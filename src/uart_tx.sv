==> flow/design.v <==
module uart_tx (
    input  logic       clk,       
    input  logic       rst_n,     
    input  logic [7:0] tx_data,   
    input  logic       tx_start,  
    output logic       tx_line,   
    output logic       tx_busy    
);
    localparam int CLK_PER_BIT = 5208;
    typedef enum logic [1:0] {IDLE, START, DATA, STOP} state_t;
    state_t state;
    logic [12:0] clk_count;
    logic [2:0]  bit_index;
    logic [7:0]  data_buffer;
    always_ff @(posedge clk or negedge rst_n) begin
        if (!rst_n) begin
            state       <= IDLE;
            tx_line     <= 1'b1;  
            tx_busy     <= 1'b0;
            clk_count   <= 0;
        end else begin
            case (state)
                IDLE: begin
                    tx_line <= 1'b1;
                    tx_busy <= 1'b0;
                    if (tx_start) begin
                        data_buffer <= tx_data;
                        tx_busy     <= 1'b1;
                        state       <= START;
                    end
                end
                START: begin
                    tx_line <= 1'b0;  
                    if (clk_count < CLK_PER_BIT - 1) begin
                        clk_count <= clk_count + 1;
                    end else begin
                        clk_count <= 0;
                        state     <= DATA;
                        bit_index <= 0;
                    end
                end
                DATA: begin
                    tx_line <= data_buffer[bit_index];
                    if (clk_count < CLK_PER_BIT - 1) begin
                        clk_count <= clk_count + 1;
                    end else begin
                        clk_count <= 0;
                        if (bit_index < 7) begin
                            bit_index <= bit_index + 1;
                        end else begin
                            state <= STOP;
                        end
                    end
                end
                STOP: begin
                    tx_line <= 1'b1;  
                    if (clk_count < CLK_PER_BIT - 1) begin
                        clk_count <= clk_count + 1;
                    end else begin
                        clk_count <= 0;
                        state     <= IDLE;
                    end
                end
            endcase
        end
    end
endmodule
[Reports on uart_tx]
Tool output for the design above, in the order of the flow.
Line numbers count from 1 in the design file above.
Operators: Yosys type, input widths -> output width; for muxes data width and select width s.
A cell with - has no value.
Inputs
  top module: uart_tx
  clock input: clk
  library: sky130hd
  timing corner: tt_025C_1v80

[Word-level counts]
Source: Yosys, flattened and elaborated, memories not mapped. Widths are those after wreduce. Registers that Yosys merges into a memory's read port (data or address) are not register bits. Print and check cells do not count.
Bit counts
  bits in registers: 28
  input bits: 11
  output and inout bits: 2
  word-level cells: 43
Cells by class
  add/sub/neg operators: 2
  order comparisons: 2
  equal/unequal tests: 9
  shift operators: 1
  muxes and demuxes: 14
  reductions and logical operators: 9
Operator list (number)
  $mux 13: 2
  $add 13x1->13 const B: 1
  $lt 13x13->1 const B: 1
  $ne 2x2->1 const B: 6
  $mux 2: 5
  $mux 3: 3
  $shiftx 8x3->1: 1
  $pmux 2 s4: 1
  $reduce_and 6->1: 1
  $pmux 3 s2: 1
  $reduce_and 5->1: 1
  $eq 2x2->1 const B: 2
  $reduce_bool 4->1: 1
  $add 3x1->3 const B: 1
  $lt 3x3->1 const B: 1
  $reduce_and 3->1: 1
  $reduce_bool 3->1: 1
  $reduce_or 3->1: 1
  $pmux 1 s3: 1
  $eq 2x1->1 const B: 1
  $logic_not 2->1: 1
  $reduce_bool 2->1: 1
  $reduce_or 2->1: 1
  $mux 1: 1

[Logic depth]
Depth = most cells in a row (Yosys ltp): at word level without a register or memory, in the mapped netlist without a sequential cell, where the memories' decode and read muxes count.
Depth
  depth after elaboration: 4
  ABC_AREA: 0
  gate-level depth with buffers: 6
  depth with buffers taken out: 5

[Synthesis result]
Yosys stat after the flow's synthesis: flattened, memories mapped to cells. It holds for the ABC_AREA given above (unset counts as 0); a run with the other value may have another netlist.
Cells by type
  sky130_fd_sc_hd__dfrtp_1: number 17, total area 425.408 um^2
  sky130_fd_sc_hd__edfxtp_1: number 11, total area 330.317 um^2
  sky130_fd_sc_hd__dfstp_2: number 2, total area 52.55 um^2
  sky130_fd_sc_hd__mux4_1: number 2, total area 52.55 um^2
  sky130_fd_sc_hd__xor2_1: number 5, total area 43.792 um^2
  sky130_fd_sc_hd__o21ai_0: number 7, total area 35.034 um^2
  sky130_fd_sc_hd__a21oi_1: number 6, total area 30.029 um^2
  sky130_fd_sc_hd__nand2_1: number 8, total area 30.029 um^2
  sky130_fd_sc_hd__nand3_1: number 6, total area 30.029 um^2
  sky130_fd_sc_hd__and2_1: number 4, total area 25.024 um^2
  sky130_fd_sc_hd__ha_1: number 2, total area 25.024 um^2
  sky130_fd_sc_hd__mux2_2: number 2, total area 22.522 um^2
  sky130_fd_sc_hd__and3_1: number 3, total area 18.768 um^2
  sky130_fd_sc_hd__or3_1: number 3, total area 18.768 um^2
  sky130_fd_sc_hd__a211o_1: number 2, total area 17.517 um^2
  sky130_fd_sc_hd__and4_1: number 2, total area 17.517 um^2
  sky130_fd_sc_hd__o2bb2ai_1: number 2, total area 17.517 um^2
  sky130_fd_sc_hd__xnor2_1: number 2, total area 17.517 um^2
Not listed: further types 22, cells in them 35.
Mapped netlist
  standard cells after synthesis: 121
  cell area after synthesis: 1448.9 um^2
  flip-flop cells: 30
  buffer cells: 4

[Path before layout]
Source: OpenSTA report_checks on the synthesized netlist (no wires, ideal clock, input and output delay 20% of the period each), path of least setup slack; recovery checks are left aside. Register names are those of the netlist, which keeps one name where synthesis merged equal registers.
Path post-synthesis
  kind: register to register
  from: register clk_count[9]
  to: register bit_index[0]
  period: 1.73 ns
  setup time: 0.349 ns
  time at the first pin: 0.000 ns
  arrival: 1.304 ns
  data required time: 1.381 ns
  slack: 0.076 ns
  path delay: 1.653 ns
  stages: 5
  buffers on the path: 1
  synthesis period reached: 1.654 ns
"path delay" = arrival - input delay + setup time.
"stages" counts driving pins, that of a launching flip-flop among them; a cell with two outputs on the path counts twice.
"synthesis period reached" is the clock period less the worst setup slack; recovery checks do not enter. This is arithmetic on one report: input and output delays are still those of the set period (20% each).
Between the ends stands the longest chain of elaborated cells between them, by number of cells; it is not shown to be the way that was timed. Of several equally long chains one is given.
A line is the first line of the expression or statement that the cell stems from. Yosys adds cells for indexed reads and writes and turns some case tables into memories.
A register here has more assigning lines than the two given.
Only ways into the end's enable, where the timed path ends, are counted here.
Between the ends, post-synthesis
  cells stage by stage: sky130_fd_sc_hd__dfrtp_1 -> sky130_fd_sc_hd__and4bb_2 -> sky130_fd_sc_hd__a21o_1 -> sky130_fd_sc_hd__buf_2 -> sky130_fd_sc_hd__nor3b_1
  length of the longest elaborated chain: 3
  elaborated cells on any way between the ends: 4
RTL lines, path post-synthesis
  start, declared: RTL line 12  | logic [12:0] clk_count;
  start, assigned: RTL line 35  | clk_count <= clk_count + 1;
  start, assigned: RTL line 45  | clk_count <= clk_count + 1;
  $lt 13x13->1: RTL line 34  | if (clk_count < CLK_PER_BIT - 1) begin
  $ne 2x2->1
  $reduce_and 5->1
  end, assigned: RTL line 39  | bit_index <= 0;
  end, assigned: RTL line 49  | bit_index <= bit_index + 1;
  end, declared: RTL line 13  | logic [2:0]  bit_index;

[Path in the finished layout]
From the final timing report of stored run 1: the path of least setup slack in the routed layout; clock arrival at registers is part of the times.
Path after layout
  kind: register to output
  from: register tx_line
  to: output port tx_line
  period: 1.98 ns
  output delay: 0.40 ns
  time at the first pin: 0.27 ns
  arrival: 1.33 ns
  data required time: 1.58 ns
  slack: 0.25 ns
  stages: 2
  buffers on the path: 1
A register here has more assigning lines than the two given.
Between the ends, after layout
  cells stage by stage: sky130_fd_sc_hd__dfstp_2 -> sky130_fd_sc_hd__clkdlybuf4s50_1
  length of the longest elaborated chain: 0
  elaborated cells on any way between the ends: 0
  RTL lines with such cells: 0
RTL lines, path after layout
  start, declared: RTL line 6  | output logic       tx_line,
  start, assigned: RTL line 18  | tx_line     <= 1'b1;
  start, assigned: RTL line 43  | tx_line <= data_buffer[bit_index];
  end, declared: RTL line 6

Subject: uart_tx on sky130hd, stored results

Hello all,

Design uart_tx on sky130hd. What follows are 2 stored runs of the flow, each under its own settings; their order means nothing. The constraints put input and output delay at 20% of the set period each and load the outputs with 0.01 pF.
"period reached": clock period set for the run, less the worst setup slack. It is reckoned from that one timing run; input and output delays stay at 20% of the period that was set.
"allowed time less slack (worst setup path)" means the part of the period allowed to the worst setup path (the constraints hold back 20% at inputs and 20% at outputs) less its slack; where the path has registers, the arrival times of their clocks count too.
"power": no workload was simulated; the value follows from the tool's default switching activity.

==> stored run 1: settings <==
{ "period_ns": 1.98, "CORE_UTILIZATION": 21, "CAP_MARGIN": 20, "CORE_MARGIN": 2, "SLEW_MARGIN": 20 }
==> stored run 1: results <==
chip area in the Yosys report: 1448.9 um^2
full die area: 7580.3 um^2
standard-cell area after layout: 1778.0 um^2
worst setup slack after layout: 0.251 ns
power: 1.175 mW
period reached: 1.729 ns
allowed time less slack (worst setup path): 1.33 ns
critical path kind: register to output

==> stored run 2: settings <==
{ "period_ns": 2.86, "CORE_UTILIZATION": 22, "SETUP_SLACK_MARGIN": 0.44, "PLACE_DENSITY": 0.84, "CORE_ASPECT_RATIO": 0.91, "CELL_PAD_IN_SITES_GLOBAL_PLACEMENT": 0, "GPL_TIMING_DRIVEN": 1, "GPL_ROUTABILITY_DRIVEN": 0, "CTS_CLUSTER_SIZE": 73, "CTS_CLUSTER_DIAMETER": 206, "CAP_MARGIN": 40, "SLEW_MARGIN": 5, "MAX_ROUTING_LAYER": "met4", "CORE_MARGIN": 2 }
==> stored run 2: results <==
chip area in the Yosys report: 1448.9 um^2
full die area: 7251.6 um^2
standard-cell area after layout: 1762.9 um^2
worst setup slack after layout: 0.787 ns
power: 0.8015 mW
period reached: 2.073 ns
allowed time less slack (worst setup path): 2.07 ns
critical path kind: register to register

Thanks
