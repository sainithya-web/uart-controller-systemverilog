==> flow/design.v <==
module uart_rx (
    input  logic       clk,        
    input  logic       rst_n,
    input  logic       rx_line,    
    output logic [7:0] rx_data,    
    output logic       rx_done     
);
    logic rx_sync_stage1;
    logic rx_sync;  
    localparam int TICKS_PER_BIT = 5208;
    localparam int TICKS_PER_OVERSAMPLE = 325;  
    typedef enum logic [1:0] {IDLE, START, DATA, STOP} state_t;
    state_t state;
    logic [8:0]  tick_count;   
    logic [3:0]  sample_count;  
    logic [2:0]  bit_index;
    logic [7:0]  rx_shift_reg;
    always_ff @(posedge clk or negedge rst_n) begin
        if (!rst_n) begin
            state        <= IDLE;
            rx_data        <= 8'h00;  
            rx_shift_reg   <= 8'h00;
            rx_done      <= 1'b0;
            tick_count   <= 0;
            sample_count <= 0;
        end else begin
            rx_sync_stage1 <= rx_line;
            rx_sync        <= rx_sync_stage1;
            rx_done <= 1'b0;  
            case (state)
                IDLE: begin
                  if (rx_sync == 1'b0) begin  
                        tick_count   <= 0;
                        sample_count <= 0;
                        state        <= START;
                    end
                end
                START: begin
                    if (tick_count < TICKS_PER_OVERSAMPLE - 1) begin
                        tick_count <= tick_count + 1;
                    end else begin
                        tick_count <= 0;
                        if (sample_count == 7) begin  
                            if (rx_sync == 1'b0) begin
                                sample_count <= 0;
                                bit_index    <= 0;
                                state        <= DATA;
                            end else begin
                                state <= IDLE;  
                            end
                        end else begin
                            sample_count <= sample_count + 1;
                        end
                    end
                end
                DATA: begin
                    if (tick_count < TICKS_PER_OVERSAMPLE - 1) begin
                        tick_count <= tick_count + 1;
                    end else begin
                        tick_count <= 0;
                        if (sample_count == 15) begin  
                            rx_shift_reg[bit_index] <= rx_line;
                            sample_count <= 0;
                            if (bit_index < 7)
                                bit_index <= bit_index + 1;
                            else
                                state <= STOP;
                        end else begin
                            sample_count <= sample_count + 1;
                        end
                    end
                end
                STOP: begin
                    if (tick_count < TICKS_PER_OVERSAMPLE - 1) begin
                        tick_count <= tick_count + 1;
                    end else begin
                        tick_count <= 0;
                        if (sample_count == 15) begin
                            rx_data <= rx_shift_reg;
                            rx_done <= 1'b1;
                            state   <= IDLE;
                        end else begin
                            sample_count <= sample_count + 1;
                        end
                    end
                end
            endcase
        end
    end
endmodule
From RTL to reports: uart_rx
What the tools print for uart_rx, step after step.
Line numbers count from 1 in the design file above.
Cell names lack the library's common part.
{"block": "inputs", "top_module": "uart_rx", "clk_port": "clk", "library": "sky130hd", "corner": "tt_025C_1v80"}

Elaborated design
Yosys after proc, flatten, opt, wreduce and memory -nomap, before mapping. Memory bits, and registers merged into a memory's read port (data or address), are not among the register bits. Print and check cells are not counted. Equal cells are merged and count once.
{"block": "classes", "add_sub_neg": 4, "mul": 0, "n_div": 0, "compare": 2, "eq_ne": 16, "shifts": 2, "mux": 34, "bitwise": 5, "n_reduce_logical": 11}
{"block": "ops", "op": "4-bit 2-to-1 mux", "count": 7}
{"block": "ops", "op": "8-bit 2-to-1 mux", "count": 3}
{"block": "ops", "op": "2-bit != test with constant B", "count": 11}
{"block": "ops", "op": "9-bit parallel mux with 2-bit select", "count": 1}
{"block": "ops", "op": "9-bit 2-to-1 mux", "count": 2}
{"block": "ops", "op": "3-bit 2-to-1 mux", "count": 6}
{"block": "ops", "op": "2-bit 2-to-1 mux", "count": 9}
{"block": "ops", "op": "4-bit parallel mux with 4-bit select", "count": 1}
{"block": "ops", "op": "9-bit by 1-bit adder with 9-bit output with constant B", "count": 1}
{"block": "ops", "op": "9-bit less-than comparator with constant B", "count": 1}
{"block": "ops", "op": "9-bit AND reduction", "count": 1}
{"block": "ops", "op": "1-bit by 4-bit variable shift with 8-bit output", "count": 1}
{"block": "ops", "op": "1-bit by 4-bit variable shift with 8-bit output with constant A", "count": 1}
{"block": "ops", "op": "8-bit AND", "count": 1}
{"block": "ops", "op": "8-bit bitwise OR", "count": 1}
{"block": "ops", "op": "8-bit inverter", "count": 1}
{"block": "ops", "op": "8-bit AND reduction", "count": 1}
{"block": "ops", "op": "2-bit parallel mux with 4-bit select", "count": 1}
{"block": "ops", "op": "3-bit AND reduction", "count": 2}
{"block": "ops", "op": "3-bit OR reduction", "count": 2}
{"block": "ops", "op": "3-bit parallel mux with 2-bit select", "count": 1}
{"block": "ops", "op": "5-bit AND reduction", "count": 1}
{"block": "ops", "op": "2-bit equality test with constant B", "count": 2}
{"block": "ops", "op": "3-bit negation with 4-bit output", "count": 1}
{"block": "ops", "op": "4-bit by 1-bit adder with 4-bit output with constant B", "count": 1}
{"block": "ops", "op": "4-bit by 3-bit equality test with 1-bit output with constant B", "count": 1}
{"block": "ops", "op": "4-bit equality test with constant B", "count": 1}
{"block": "ops", "op": "4-bit nonzero test", "count": 1}
Not listed: further kinds 8, cells in them 11.
{"block": "word_totals", "regBits": 37, "latch_bits": 0, "ramBits": 0, "mem_bits_ro": 0, "clocked_rd_ports_x_width": 0, "mem_count": 0, "inputBits": 3, "out_inout_bits": 9, "elab_cells": 83}

Logic depth
Longest topological path by Yosys (ltp), each cell counted once; first at word level (registers and memories cut), then after technology mapping (sequential cells cut; the memories' decode and read muxes count).
{"block": "logic_depth", "ltp_word": 8, "abc_area": 0, "ltp_mapped": 7, "ltp_nobuf": 6}

Netlist
Source: synth_stat.txt of the flow (Yosys; design flattened, memories mapped). It holds for the ABC_AREA given above (unset counts as 0); a run with the other value may have another netlist.
Totals and module areas in this step are rounded.
{"block": "mapped", "cells": 180, "area_um2": 1980, "seq_area_um2": 1000, "ffs": 39, "buf_cells": 4}
{"block": "types", "cell": "dfrtp_1", "count": 33, "type_area_um2": 825.792}
{"block": "types", "cell": "edfxtp_1", "count": 5, "type_area_um2": 150.144}
{"block": "types", "cell": "ha_1", "count": 6, "type_area_um2": 75.072}
{"block": "types", "cell": "mux2_1", "count": 6, "type_area_um2": 67.565}
{"block": "types", "cell": "nand2_1", "count": 17, "type_area_um2": 63.811}
{"block": "types", "cell": "nor2_1", "count": 16, "type_area_um2": 60.058}
{"block": "types", "cell": "mux2_2", "count": 5, "type_area_um2": 56.304}
{"block": "types", "cell": "xor2_1", "count": 6, "type_area_um2": 52.55}
{"block": "types", "cell": "o21ai_1", "count": 10, "type_area_um2": 50.048}
{"block": "types", "cell": "nand4_1", "count": 7, "type_area_um2": 43.792}
{"block": "types", "cell": "nand3_1", "count": 8, "type_area_um2": 40.038}
{"block": "types", "cell": "o21ai_0", "count": 6, "type_area_um2": 30.029}
{"block": "types", "cell": "dfstp_2", "count": 1, "type_area_um2": 26.275}
{"block": "types", "cell": "inv_1", "count": 7, "type_area_um2": 26.275}
{"block": "types", "cell": "a31oi_1", "count": 3, "type_area_um2": 18.768}
{"block": "types", "cell": "nand4b_1", "count": 2, "type_area_um2": 17.517}
{"block": "types", "cell": "o2bb2ai_1", "count": 2, "type_area_um2": 17.517}
{"block": "types", "cell": "xnor2_1", "count": 2, "type_area_um2": 17.517}
Not listed: further types 32, cells in them 38.

Path before layout
Path of least setup slack by OpenSTA after synthesis, without wires, with an ideal clock, recovery checks aside; 20% of the period is set as input and as output delay. Where synthesis merged equal registers, the netlist keeps one of their names.
{"block": "synth_path", "kind": "reg2reg", "start": "reg sample_count[0]", "end": "reg sample_count[3]", "period_ns": 2.01, "setup_time_ns": 0.095, "launch_ns": 0.000, "arrival_time_ns": 1.606, "required_time_ns": 1.915, "setup_slack_ns": 0.309, "path_delay_ns": 1.701, "driving_pins": 8, "n_path_buf": 1, "period_less_setup_slack_ns": 1.701}
"path_delay_ns" is the arrival time less input delay plus setup time.
"driving_pins" counts driving pins, that of a launching flip-flop among them; a cell with two outputs on the path counts twice.
"period_less_setup_slack_ns" is the clock period less the worst setup slack; recovery checks do not enter. This is arithmetic on one report: input and output delays are still those of the set period (20% each).
The rows between start and end are the longest chain of elaborated cells between them; the timing report does not say that the signal goes this way. Where chains are equally long, one stands for them.
Each line given opens the expression or statement behind the cell; cells for indexed reads and writes are added by Yosys, which also makes memories of some case tables.
At most two assigning lines are given for a register; there are more.
{"block": "synth_via", "path_cell_list": "dfrtp_1 -> ha_1 -> and3_1 -> clkbuf_1 -> a21oi_1 -> a22o_1 -> o311ai_1 -> o31ai_1", "elab_chain_len": 4, "cone_cells": 12, "cone_classes": "1 x add/sub; 3 x eq/ne; 7 x mux; 1 x reduce/logical"}
{"block": "synth_rtl", "element": "start, declared", "line": 15, "source": "logic [3:0]  sample_count;"}
{"block": "synth_rtl", "element": "start, assigned", "line": 52, "source": "sample_count <= sample_count + 1;"}
{"block": "synth_rtl", "element": "start, assigned", "line": 69, "source": "sample_count <= sample_count + 1;"}
{"block": "synth_rtl", "element": "4-bit by 1-bit adder with 4-bit output", "line": 83, "source": "sample_count <= sample_count + 1;"}
{"block": "synth_rtl", "element": "4-bit 2-to-1 mux", "line": 78, "source": "if (sample_count == 15) begin"}
{"block": "synth_rtl", "element": "4-bit 2-to-1 mux", "line": 74, "source": "if (tick_count < TICKS_PER_OVERSAMPLE - 1) begin"}
{"block": "synth_rtl", "element": "4-bit parallel mux with 4-bit select", "line": 30, "source": "case (state)"}
{"block": "synth_rtl", "element": "end, assigned", "line": 52}
{"block": "synth_rtl", "element": "end, assigned", "line": 69}
{"block": "synth_rtl", "element": "end, declared", "line": 15}

Timing after layout
From the final timing report of run A: the path of least setup slack in the routed layout; clock arrival at registers is part of the times.
{"block": "layout_path", "kind": "reg2reg", "start": "reg sample_count[1]", "end": "reg sample_count[3]", "period_ns": 1.22, "setup_time_ns": 0.09, "launch_ns": 0.29, "arrival_time_ns": 1.85, "required_time_ns": 1.43, "setup_slack_ns": -0.43, "driving_pins": 7, "n_path_buf": 0}
The rows between start and end are the longest chain of elaborated cells between them; the timing report does not say that the signal goes this way. Where chains are equally long, one stands for them.
At most two assigning lines are given for a register; there are more.
{"block": "layout_via", "path_cell_list": "dfrtp_1 -> ha_4 -> and3_4 -> a21oi_2 -> a22o_1 -> o311ai_4 -> o31ai_1", "elab_chain_len": 4, "cone_cells": 12, "cone_classes": "1 x add/sub; 3 x eq/ne; 7 x mux; 1 x reduce/logical"}
{"block": "layout_rtl", "element": "start, declared", "line": 15, "source": "logic [3:0]  sample_count;"}
{"block": "layout_rtl", "element": "start, assigned", "line": 52, "source": "sample_count <= sample_count + 1;"}
{"block": "layout_rtl", "element": "start, assigned", "line": 69, "source": "sample_count <= sample_count + 1;"}
{"block": "layout_rtl", "element": "4-bit by 1-bit adder with 4-bit output", "line": 83, "source": "sample_count <= sample_count + 1;"}
{"block": "layout_rtl", "element": "4-bit 2-to-1 mux", "line": 78, "source": "if (sample_count == 15) begin"}
{"block": "layout_rtl", "element": "4-bit 2-to-1 mux", "line": 74, "source": "if (tick_count < TICKS_PER_OVERSAMPLE - 1) begin"}
{"block": "layout_rtl", "element": "4-bit parallel mux with 4-bit select", "line": 30, "source": "case (state)"}
{"block": "layout_rtl", "element": "end, assigned", "line": 52}
{"block": "layout_rtl", "element": "end, assigned", "line": 69}
{"block": "layout_rtl", "element": "end, declared", "line": 15}

Subject: uart_rx on sky130hd, stored results

Hello all,

Below are 2 stored runs of the flow (Yosys, OpenROAD; platform sky130hd) on uart_rx, each with its settings and what was measured, unordered. Constraints: input delay and output delay 20% of the set period each, output load 0.01 pF.
"achieved_clock_period_ns" means the clock period less the worst setup slack. The figure is calculated, with input and output delays left at 20% of the set period.
"worst_path_ns": the worst setup path's part of the clock period (all of it between registers, 20% less for each end at a port) less its slack. A launch clock that arrives late makes it longer, a capture clock that arrives late makes it shorter.
By "totalPower_mw" is meant OpenSTA's value without simulated activity: inputs other than the clock are taken to toggle once in ten clock periods, and the tool carries that through the logic.
Measured values are rounded.

{"run": "run A", "settings": { "period_ns": 1.22, "CAP_MARGIN": 20, "CORE_MARGIN": 2, "CORE_UTILIZATION": 40, "SLEW_MARGIN": 20 }, "results": { "achieved_clock_period_ns": 1.646, "die_area_um2": 5530, "final_setup_ws_ns": -0.426, "worst_path_ns": 1.65, "timing.worst_path_kind": "reg2reg", "yosys.chip_area_um2": 1980, "cell_area_final_um2": 2960, "fin_util_pct": 62.2, "totalPower_mw": 2.27, "tns_ns": -11.2 }}
{"run": "run B", "settings": { "period_ns": 1.85, "CORE_UTILIZATION": 28, "SETUP_SLACK_MARGIN": 0.42, "PLACE_DENSITY": 0.36, "CORE_MARGIN": 2, "CELL_PAD_IN_SITES_GLOBAL_PLACEMENT": 2, "TNS_END_PERCENT": 25, "ABC_AREA": 0, "CTS_CLUSTER_SIZE": 95, "CAP_MARGIN": 20, "SLEW_MARGIN": 20 }, "results": { "achieved_clock_period_ns": 1.651, "die_area_um2": 7760, "final_setup_ws_ns": 0.199, "worst_path_ns": 1.65, "timing.worst_path_kind": "reg2reg", "yosys.chip_area_um2": 1980, "cell_area_final_um2": 2680, "fin_util_pct": 39.2, "totalPower_mw": 1.64, "tns_ns": 0.000 }}

Thanks
